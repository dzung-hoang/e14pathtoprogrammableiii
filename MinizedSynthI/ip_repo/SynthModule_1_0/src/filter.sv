==> flow/design.v <==
`timescale 1ns / 1ps
module filter (
    input logic clk,
    input logic reset,
    input logic [29:0] fccw,  
    input logic [15:0] pcm_in,  
    input logic [15:0] cutoff_freq,  
    input logic [15:0] resonance_lvl,  
    input logic [15:0] eg_amount,  
    input logic [15:0] envelope,  
    input logic [15:0] modulation,  
    output logic [15:0] pcm_out
    );
    logic [15:0] lpf_pcm_out;
    moving_average_lpf lpf_uut(
        .clk(clk),
        .reset(reset),
        .order(cutoff_freq),
        .signal_in(pcm_in),
        .signal_out(lpf_pcm_out)
    );
    always begin
        if (eg_amount >0) begin
            pcm_out = lpf_pcm_out;
        end else begin
           pcm_out = pcm_in ;  
       end  
    end
endmodule
`timescale 1ns / 1ps
module moving_average_lpf(
    input logic clk,
    input logic reset,
    input logic [7:0] order,
    input logic  [15:0] signal_in,
    output logic  [15:0] signal_out
);
    localparam BIAS = 2 ** 15;  
    logic [31:0] ma_new, ma_new_reg;
    logic [31:0] ma_old, ma_old_reg;
    logic [31:0] signal_n;
    logic [16:0] unbiased_signal_out;
    logic [16:0] biased_signal;
    logic [16:0] biased_trucated_output;
    assign biased_signal = {signal_in[15], signal_in} + BIAS;
    assign signal_n = {biased_signal, 15'b0};
    always_ff @(posedge clk, posedge reset) begin
        if (reset) begin
            ma_new_reg <=0;
            ma_old_reg <=0;
        end else begin
            ma_new_reg <= ma_new;
            ma_old_reg <= ma_old;
        end
    end
    assign ma_old = ma_new_reg;
    assign ma_new = $signed(signal_n  >> order) + $signed(ma_old_reg) - $signed(ma_old_reg >> order) ;
    assign biased_trucated_output = ma_new_reg[31:15];
    assign unbiased_signal_out = $signed(biased_trucated_output - BIAS) ;
    assign signal_out = unbiased_signal_out[15:0];
endmodule
From RTL to reports: filter
What the tools print for filter, step after step.
Lines are those of the file above, counted from 1.
Operators: Yosys type, input widths -> output width; for muxes data width and select width s.
Cell names lack the library's common part.
{ "design": {"design": "filter", "clock": "clk", "library": "sky130hd", "pvt_corner": "tt_025C_1v80"} }

After elaboration
Source: Yosys, flattened and elaborated, memories not mapped. Widths are those after wreduce; folded enables and synchronous resets count as part of the registers. Registers that Yosys merges into a memory's read port (data or address) are not register bits. Print and check cells do not count. Equal cells are merged and count once.
{ "classes": {"shift": 2, "n_cmp": 1, "addsub": 4, "mux": 1} }
{ "ops": {"columns": ["cell", "n"], "rows": [
  ["$shr 32x8->32", 2],
  ["$add 32x32->32", 1],
  ["$sub 32x32->32", 1],
  ["$add 17x16->17 const B", 1],
  ["$gt 16x1->1 const B", 1],
  ["$sub 16x16->16 const B", 1],
  ["$mux 16", 1]
]} }
{ "bits": {"regBits": 64, "word_cells": 10, "out_inout_bits": 16} }

Logic depth
Yosys ltp: most cells in a row. Word level: on the elaborated netlist, between registers, memories and ports. Mapped: between sequential cells and ports; inverters and the memories' decode and read muxes count.
{ "logic_depth": {"ltp_word": 4, "abc_area": 0, "mapped_depth": 21, "ltp_nobuf": 17} }

Synthesis result
Yosys stat after the flow's synthesis: flattened, memories mapped to cells. It holds for the ABC_AREA given above (unset counts as 0); a run with the other value may have another netlist.
{ "mapped": {"area_mm2": 0.0074346, "buffers": 57, "seq_area_mm2": 0.0016015, "flip_flops": 64, "cell_count": 887} }
{ "by_type": {"columns": ["cell", "n"], "rows": [
  ["dfrtp_1", 64],
  ["fa_1", 31],
  ["mux2_2", 48],
  ["ha_1", 32],
  ["mux4_2", 17],
  ["inv_1", 96],
  ["nand2_1", 94],
  ["a21oi_1", 58],
  ["mux2i_1", 24],
  ["nor2_1", 63],
  ["o21ai_0", 39],
  ["nor3_1", 30],
  ["xnor2_1", 17],
  ["clkbuf_1", 31],
  ["a211oi_1", 15],
  ["a21o_1", 13],
  ["o22ai_1", 15],
  ["xor2_1", 10]
]} }
Not listed: further types 58, cells in them 190.
The figures by module come from a second, unflattened synthesis with its own total; it is not the netlist above.
{ "unflattened": {"cells_unflattened": 898, "area_unflattened_mm2": 0.007536} }
Each row is one instance without its submodules.
{ "by_module": {"columns": ["mod", "n_inst", "seq_area_mm2", "cells", "area_mm2"], "rows": [
  ["moving_average_lpf", 1, 0.0016015, 876, 0.0072632],
  ["filter", 1, 0, 22, 0.0002728]
]} }

Path before layout
Path of least setup slack by OpenSTA after synthesis, without wires, with an ideal clock, recovery checks aside; 20% of the period is set as input and as output delay. Where synthesis merged equal registers, the netlist keeps one of their names.
{ "synth_path": {"path_type": "in2reg", "from": "in cutoff_freq[0]", "to": "reg lpf_uut.ma_new_reg[28]", "delay_ps": 3711, "clock_period_ps": 5410, "t_first_pin_ps": 1082, "arrival_time_ps": 4714, "path_slack_ps": 617, "path_buffers": 3, "stages": 15, "synth_period_reached_ps": 4793} }
"delay_ps" is the arrival time less input delay plus setup time.
"stages" counts driving pins, that of a launching flip-flop among them; a cell with two outputs on the path counts twice.
"synth_period_reached_ps" is the clock period less the worst setup slack; recovery checks do not enter. This is arithmetic on one report: input and output delays are still those of the set period (20% each).
The rows between start and end are the longest chain of elaborated cells between them; the timing report does not say that the signal goes this way. Where chains are equally long, one stands for them.
A line is the first line of the expression or statement that the cell stems from. Yosys adds cells for indexed reads and writes and turns some case tables into memories.
{ "synth_via": {"path_cell_list": "buf_6 buf_12 buf_6 nand3b_4 mux4_2 mux2_4 o22ai_1 fa_1 fa_1 nor2b_1 o2111ai_1 a2111oi_1 nor3_1 a21oi_1 xor2_1", "elab_chain_len": 3} }
{ "synth_rtl": {"columns": ["item", "line_no", "source"], "rows": [
  ["from (decl)", 7, "input logic [15:0] cutoff_freq,"],
  ["$shr 32x8->32", 57, "assign ma_new = $signed(signal_n  >> order) + $signed(ma_old_reg) - $signed(ma_old_reg >> order) ;"],
  ["$add 32x32->32", 57, null],
  ["$sub 32x32->32", 57, null],
  ["to (assign)", 49, "ma_new_reg <=0;"],
  ["to (assign)", 52, "ma_new_reg <= ma_new;"],
  ["to (decl)", 39, "logic [31:0] ma_new, ma_new_reg;"]
]} }

Worst path after layout
Path of least setup slack in the final report of run 1 (OpenROAD, finished layout, wires in). Where an end is a register, its clock arrival counts in the times.
The path's times are printed in steps of 10 ps; the period is the one set.
{ "layout_path": {"path_type": "in2reg", "from": "in cutoff_freq[6]", "to": "reg lpf_uut.ma_new_reg[28]", "arrival_time_ps": 6500, "path_slack_ps": 880, "path_buffers": 2, "stages": 19, "t_first_pin_ps": 1420, "clock_period_ps": 7120} }
The rows between start and end are the longest chain of elaborated cells between them; the timing report does not say that the signal goes this way. Where chains are equally long, one stands for them.
{ "layout_via": {"path_cell_list": "clkdlybuf4s50_1 or2_2 nor3_1 a31oi_1 a21boi_0 a21oi_1 o22ai_1 ha_1 inv_1 ha_1 inv_1 fa_1 nor2b_1 o2111ai_1 a2111oi_1 buf_4 nor3_1 a21oi_1 xor2_1", "elab_chain_len": 3} }
{ "layout_rtl": {"columns": ["item", "line_no", "source"], "rows": [
  ["from (decl)", 7, "input logic [15:0] cutoff_freq,"],
  ["$shr 32x8->32", 57, "assign ma_new = $signed(signal_n  >> order) + $signed(ma_old_reg) - $signed(ma_old_reg >> order) ;"],
  ["$add 32x32->32", 57, null],
  ["$sub 32x32->32", 57, null],
  ["to (assign)", 49, "ma_new_reg <=0;"],
  ["to (assign)", 52, "ma_new_reg <= ma_new;"],
  ["to (decl)", 39, "logic [31:0] ma_new, ma_new_reg;"]
]} }

Appendix: measured runs

2 stored runs of filter in the flow (synthesis by Yosys, layout by OpenROAD, sky130hd cells), in arbitrary order. Constraints: input delay and output delay 20% of the set period each, output load 0.01 pF.
"critical setup path time" means the part of the period allowed to the worst setup path (the constraints hold back 20% at inputs and 20% at outputs) less its slack; where the path has registers, the arrival times of their clocks count too.
"power consumption" is the tool's figure for a default switching activity; nothing was simulated.
"critical setup path time" is known to 10 ps.

==> run 1: settings <==
{ "period_ns": 7.12, "CORE_UTILIZATION": 44, "SETUP_SLACK_MARGIN": 0.34, "PLACE_DENSITY": 0.68, "CORE_MARGIN": 10, "ABC_AREA": 0, "CTS_CLUSTER_DIAMETER": 80, "CAP_MARGIN": 0, "SLEW_MARGIN": 40, "MAX_ROUTING_LAYER": "met5" }
==> run 1: results <==
total negative slack on setup checks: 0 ps
standard-cell area after routing: 0.0084431 mm²
critical setup path time: 4810 ps
worst setup path kind: in2reg
power consumption: 3.943 mW
area inside the die boundary: 0.022497 mm²
lowest hold slack: 346 ps
utilization after layout: 50.9 %
worst setup slack after layout: 884 ps
post-synthesis cell area: 0.0074346 mm²

==> run 2: settings <==
{ "period_ns": 7.93, "CORE_UTILIZATION": 53, "SETUP_SLACK_MARGIN": 1.34, "PLACE_DENSITY_LB_ADDON": 0.27, "CORE_MARGIN": 4, "CELL_PAD_IN_SITES_GLOBAL_PLACEMENT": 2, "CELL_PAD_IN_SITES_DETAIL_PLACEMENT": 2, "TNS_END_PERCENT": 5, "ABC_AREA": 0, "GPL_ROUTABILITY_DRIVEN": 1, "CTS_CLUSTER_SIZE": 93, "CAP_MARGIN": 20, "SLEW_MARGIN": 20 }
==> run 2: results <==
not finished: placement ended with error FLW-0024
